==> flow/design.v <==
`timescale 1ns / 10ps
module maintenance_command_queue #(
) (
    input logic clk, n_rst,
    input logic cmd_issued,
    output logic issue_cmd
);
    localparam MAX_COUNT = 640000;
    logic count_enable;
    logic rollover_flag;
    logic [19:0] rollover_val;
    assign rollover_val = MAX_COUNT;
    single_edge_counter #(.SIZE(20)) mcq_sec (
        .clk(clk), .n_rst(n_rst),
        .clear(cmd_issued),
        .rollover_val(rollover_val),
        .count_enable(count_enable),
        .rollover_flag(rollover_flag),
        .count_out()
    );
    enum bit [1:0] {
        IDLE,
        REFRESH_ALL
    } state, next_state;
    always_ff @(posedge clk, negedge n_rst) begin
        if (~n_rst) state <= IDLE;
        else        state <= next_state;
    end
    always_comb begin
        case (state)
            IDLE: begin
                count_enable                    = 1;
                issue_cmd                       = 0;
                next_state = rollover_flag ?    REFRESH_ALL : IDLE;
            end REFRESH_ALL: begin
                count_enable                    = 0;
                issue_cmd                       = 1;
                next_state = cmd_issued ?       IDLE : REFRESH_ALL;
            end default: begin
                count_enable                    = 0;
                issue_cmd                       = 0;
                next_state =                    IDLE;
            end
        endcase
    end
endmodule
`timescale 1ns / 10ps
module single_edge_counter #(
    parameter SIZE = 4
) (
    input logic clk, n_rst, clear, count_enable,
    input logic [SIZE - 1:0] rollover_val,
    output logic [SIZE - 1: 0] count_out,
    output logic rollover_flag
);
    logic [SIZE - 1: 0] next_count;
    logic count_rollover_flag;
    logic next_rollover_flag;
    always_ff @(posedge clk, negedge n_rst) begin
        if (!n_rst) begin
            count_out               <= 0;
            count_rollover_flag     <= 0;
        end else begin
            count_out               <= next_count;
            count_rollover_flag     <= next_rollover_flag;
        end
    end
    always_comb begin
        if (clear) begin
            next_count          = 0;
            next_rollover_flag  = 0;
        end else if (count_enable) begin
            if (count_out < rollover_val) begin
                next_count          = count_out + 1;
                next_rollover_flag  = (count_out == rollover_val - 1);
            end else begin
                next_count          = 0;
                next_rollover_flag  = 0;
            end
        end else begin
            next_count          = count_out;
            next_rollover_flag  = count_rollover_flag;
        end
    end
    assign rollover_flag = count_rollover_flag || (rollover_val == 0 && count_enable);
endmodule
# Reports on maintenance_command_queue
# The steps from the RTL of maintenance_command_queue to its reports follow in flow order.
# Lines are those of the file above, counted from 1.
# Operators: Yosys type, input widths -> output width; for muxes data width and select width s.
# A cell with -- has no value.
dict set report design {
  top_module {maintenance_command_queue}
  clock {clk}
  cell_library {sky130hd}
  pvt_corner {tt_025C_1v80}
}

# Elaborated design
# Source: Yosys, flattened and elaborated, memories not mapped. Widths are those after wreduce. Registers that Yosys merges into a memory's read port (data or address) are not register bits. Print and check cells do not count. Equal cells are merged and count once.
dict set report bits {
  ff_bits 22
  inputBits 3
  out_inout_bits 1
  elab_cells 20
}
dict set report op_classes {
  n_addsub 1
  n_cmp 1
  n_eq 2
  muxes 11
  n_reduce_logical 2
}
# op count
set op_table {}
lappend op_table {{$mux 20} 3}
lappend op_table {{$add 20x1->20 const B} 1}
lappend op_table {{$lt 20x20->1 const B} 1}
lappend op_table {{$eq 20x20->1 const B} 1}
lappend op_table {{$mux 1} 7}
lappend op_table {{$logic_not 2->1} 1}
lappend op_table {{$reduce_bool 2->1} 1}
lappend op_table {{$pmux 1 s2} 1}
lappend op_table {{$eq 1x1->1 const B} 1}

# Depth
# Depth = most cells in a row (Yosys ltp): at word level without a register or memory, in the mapped netlist without a sequential cell, where the memories' decode and read muxes count.
dict set report depth {
  ltp_word 4
  ABC_AREA 0
  ltp_mapped 6
  depth_no_buf 6
}

# Synthesis result
# The flow's flattened synthesis, as Yosys stat reports it; memories are mapped. The netlist is that of the ABC_AREA named above (0 if unset); the other value can give another one.
# The area totals of this step are shown rounded.
dict set report synth_totals {
  stdcells 128
  yosys_area_um2 1300
  sequential_area_um2 580
  ff_cells 23
  n_buf 1
}
# type count type_area_um2
set types {}
lappend types {sky130_fd_sc_hd__dfrtp_1 22 550.528}
lappend types {sky130_fd_sc_hd__nor2_1 17 63.811}
lappend types {sky130_fd_sc_hd__nand2_1 15 56.304}
lappend types {sky130_fd_sc_hd__xor2_1 6 52.55}
lappend types {sky130_fd_sc_hd__a31oi_1 8 50.048}
lappend types {sky130_fd_sc_hd__nor4_4 2 42.541}
lappend types {sky130_fd_sc_hd__nand3_1 7 35.034}
lappend types {sky130_fd_sc_hd__xnor2_1 4 35.034}
lappend types {sky130_fd_sc_hd__dfstp_2 1 26.275}
lappend types {sky130_fd_sc_hd__nand4_1 4 25.024}
lappend types {sky130_fd_sc_hd__nand4_4 1 21.27}
lappend types {sky130_fd_sc_hd__o21ai_0 4 20.019}
lappend types {sky130_fd_sc_hd__a211oi_2 1 12.512}
lappend types {sky130_fd_sc_hd__and2_1 2 12.512}
lappend types {sky130_fd_sc_hd__and3_1 2 12.512}
lappend types {sky130_fd_sc_hd__ha_1 1 12.512}
lappend types {sky130_fd_sc_hd__nand4_2 1 12.512}
lappend types {sky130_fd_sc_hd__nor4_1 2 12.512}
# Not listed: further types 25, cells in them 28.
# The figures by module come from a second, unflattened synthesis with its own total; it is not the netlist above.
dict set report unflattened {
  cells_unflattened 307
  hier_area_um2 2300
}
# Rows give one instance, submodules left out.
# mod n_inst cells mod_area_um2
set modules {}
lappend modules {{single_edge_counter (SIZE=20)} 1 297 2200}
lappend modules {maintenance_command_queue 1 10 91}

# Path before layout
# Path of least setup slack by OpenSTA after synthesis, without wires, with an ideal clock, recovery checks aside; 20% of the period is set as input and as output delay. Where synthesis merged equal registers, the netlist keeps one of their names.
dict set report synth_timing {
  path_kind {register -> register}
  start {register mcq_sec.count_out[0]}
  end {register mcq_sec.count_out[16]}
  clock_period_ns 2.07
  t_first_pin_ns 0.000
  arrival_ns 1.532
  setup_slack_ns 0.469
  path_delay_ns 1.601
  driving_pins 7
  n_path_buf 0
  period_less_setup_slack_ns 1.601
}
# "path_delay_ns" = arrival - input delay + setup time.
# "driving_pins": output pins that drive a net of the path, with the launching flip-flop's if there is one; two outputs of one cell count as two.
# "period_less_setup_slack_ns" is the clock period less the worst setup slack; recovery checks do not enter. This is arithmetic on one report: input and output delays are still those of the set period (20% each).
# The rows between start and end are the longest chain of elaborated cells between them; the timing report does not say that the signal goes this way. Where chains are equally long, one stands for them.
# A line is the first line of the expression or statement that the cell stems from. Yosys adds cells for indexed reads and writes and turns some case tables into memories.
dict set report synth_between {
  cell_sequence {sky130_fd_sc_hd__dfrtp_1 -> sky130_fd_sc_hd__ha_1 -> sky130_fd_sc_hd__nand2_2 -> sky130_fd_sc_hd__nor4_4 -> sky130_fd_sc_hd__nand2_1 -> sky130_fd_sc_hd__or4_1 -> sky130_fd_sc_hd__nand3_1}
  elab_chain_cells 4
  cone_cells 5
}
# item line
set synth_rtl {}
lappend synth_rtl {{start, declared} 53} ;# output logic [SIZE - 1: 0] count_out,
lappend synth_rtl {{start, assigned} 61} ;# count_out               <= 0;
lappend synth_rtl {{start, assigned} 64} ;# count_out               <= next_count;
lappend synth_rtl {{$add 20x1->20} 74} ;# next_count          = count_out + 1;
lappend synth_rtl {{$mux 20} 73} ;# if (count_out < rollover_val) begin
lappend synth_rtl {{$mux 20} 72} ;# end else if (count_enable) begin
lappend synth_rtl {{$mux 20} 69} ;# if (clear) begin
lappend synth_rtl {{end, assigned} 61}
lappend synth_rtl {{end, assigned} 64}
lappend synth_rtl {{end, declared} 53}

# Path in the finished layout
# From the final timing report of flow run A: the path of least setup slack in the routed layout; clock arrival at registers is part of the times.
dict set report layout_timing {
  path_kind {input -> register}
  start {input port cmd_issued}
  end {register mcq_sec.count_out[15]}
  clock_period_ns 1.76
  t_first_pin_ns 0.35
  arrival_ns 1.85
  setup_slack_ns 0.07
  driving_pins 6
  n_path_buf 2
}
# The rows between start and end are the longest chain of elaborated cells between them; the timing report does not say that the signal goes this way. Where chains are equally long, one stands for them.
dict set report layout_between {
  cell_sequence {sky130_fd_sc_hd__clkdlybuf4s50_1 -> sky130_fd_sc_hd__o2111ai_1 -> sky130_fd_sc_hd__nor4_2 -> sky130_fd_sc_hd__buf_4 -> sky130_fd_sc_hd__xnor2_1 -> sky130_fd_sc_hd__nor2_1}
  elab_chain_cells 1
  cone_cells 2
}
# item line
set layout_rtl {}
lappend layout_rtl {{start, declared} 5} ;# input logic cmd_issued,
lappend layout_rtl {{$mux 20} 69} ;# if (clear) begin
lappend layout_rtl {{end, assigned} 61} ;# count_out               <= 0;
lappend layout_rtl {{end, assigned} 64} ;# count_out               <= next_count;
lappend layout_rtl {{end, declared} 53} ;# output logic [SIZE - 1: 0] count_out,

# Module maintenance_command_queue, platform sky130hd: 2 stored runs of the flow (Yosys, OpenROAD) with differing settings, in no particular order. Input and output delays are each 20% of the period that was set; the output load is 0.01 pF.
# By "achieved_clock_period_ns" is meant the clock period of the run minus its worst setup slack. This is arithmetic on one report: input and output delays are still those of the set period (20% each).
# By "worst_path_allowed_less_slack_ns" is meant the share of the clock period that the worst setup path is allowed (20% is reserved at inputs, 20% at outputs), minus its slack. Clock arrival times at its registers enter into it.
# "power_mw" rests on the timing tool's default activity at the inputs, not on a simulated workload.
# The measured numbers are rounded.
run="flow run A" settings period_ns=1.76 CORE_UTILIZATION=29 SETUP_SLACK_MARGIN=-0.09 PLACE_DENSITY_LB_ADDON=0.21 CTS_CLUSTER_DIAMETER=56 SLEW_MARGIN=30 MIN_ROUTING_LAYER="met1" MAX_ROUTING_LAYER="met4" CAP_MARGIN=20 CORE_MARGIN=2
run="flow run A" results fin_util_pct=37 stdcell_area_um2=1500 achieved_clock_period_ns=1.686 worst_path_allowed_less_slack_ns=1.33 timing.worst_path_kind="input -> register" ws_setup_ns=0.074 post_synth_area_um2=1300 die_area_um2=4900 timing.setup.tns_ns=0.000 power_mw=0.93
run="flow run B" settings period_ns=2.5 CORE_UTILIZATION=61 PLACE_DENSITY_LB_ADDON=0.24 CORE_ASPECT_RATIO=1.61 CELL_PAD_IN_SITES_GLOBAL_PLACEMENT=1 CELL_PAD_IN_SITES_DETAIL_PLACEMENT=0 CAP_MARGIN=40 SLEW_MARGIN=35 MAX_ROUTING_LAYER="met5" CORE_MARGIN=2
run="flow run B" results fin_util_pct=71 stdcell_area_um2=1400 achieved_clock_period_ns=1.852 worst_path_allowed_less_slack_ns=1.35 timing.worst_path_kind="input -> register" ws_setup_ns=0.65 post_synth_area_um2=1300 die_area_um2=2400 timing.setup.tns_ns=0.000 power_mw=0.59
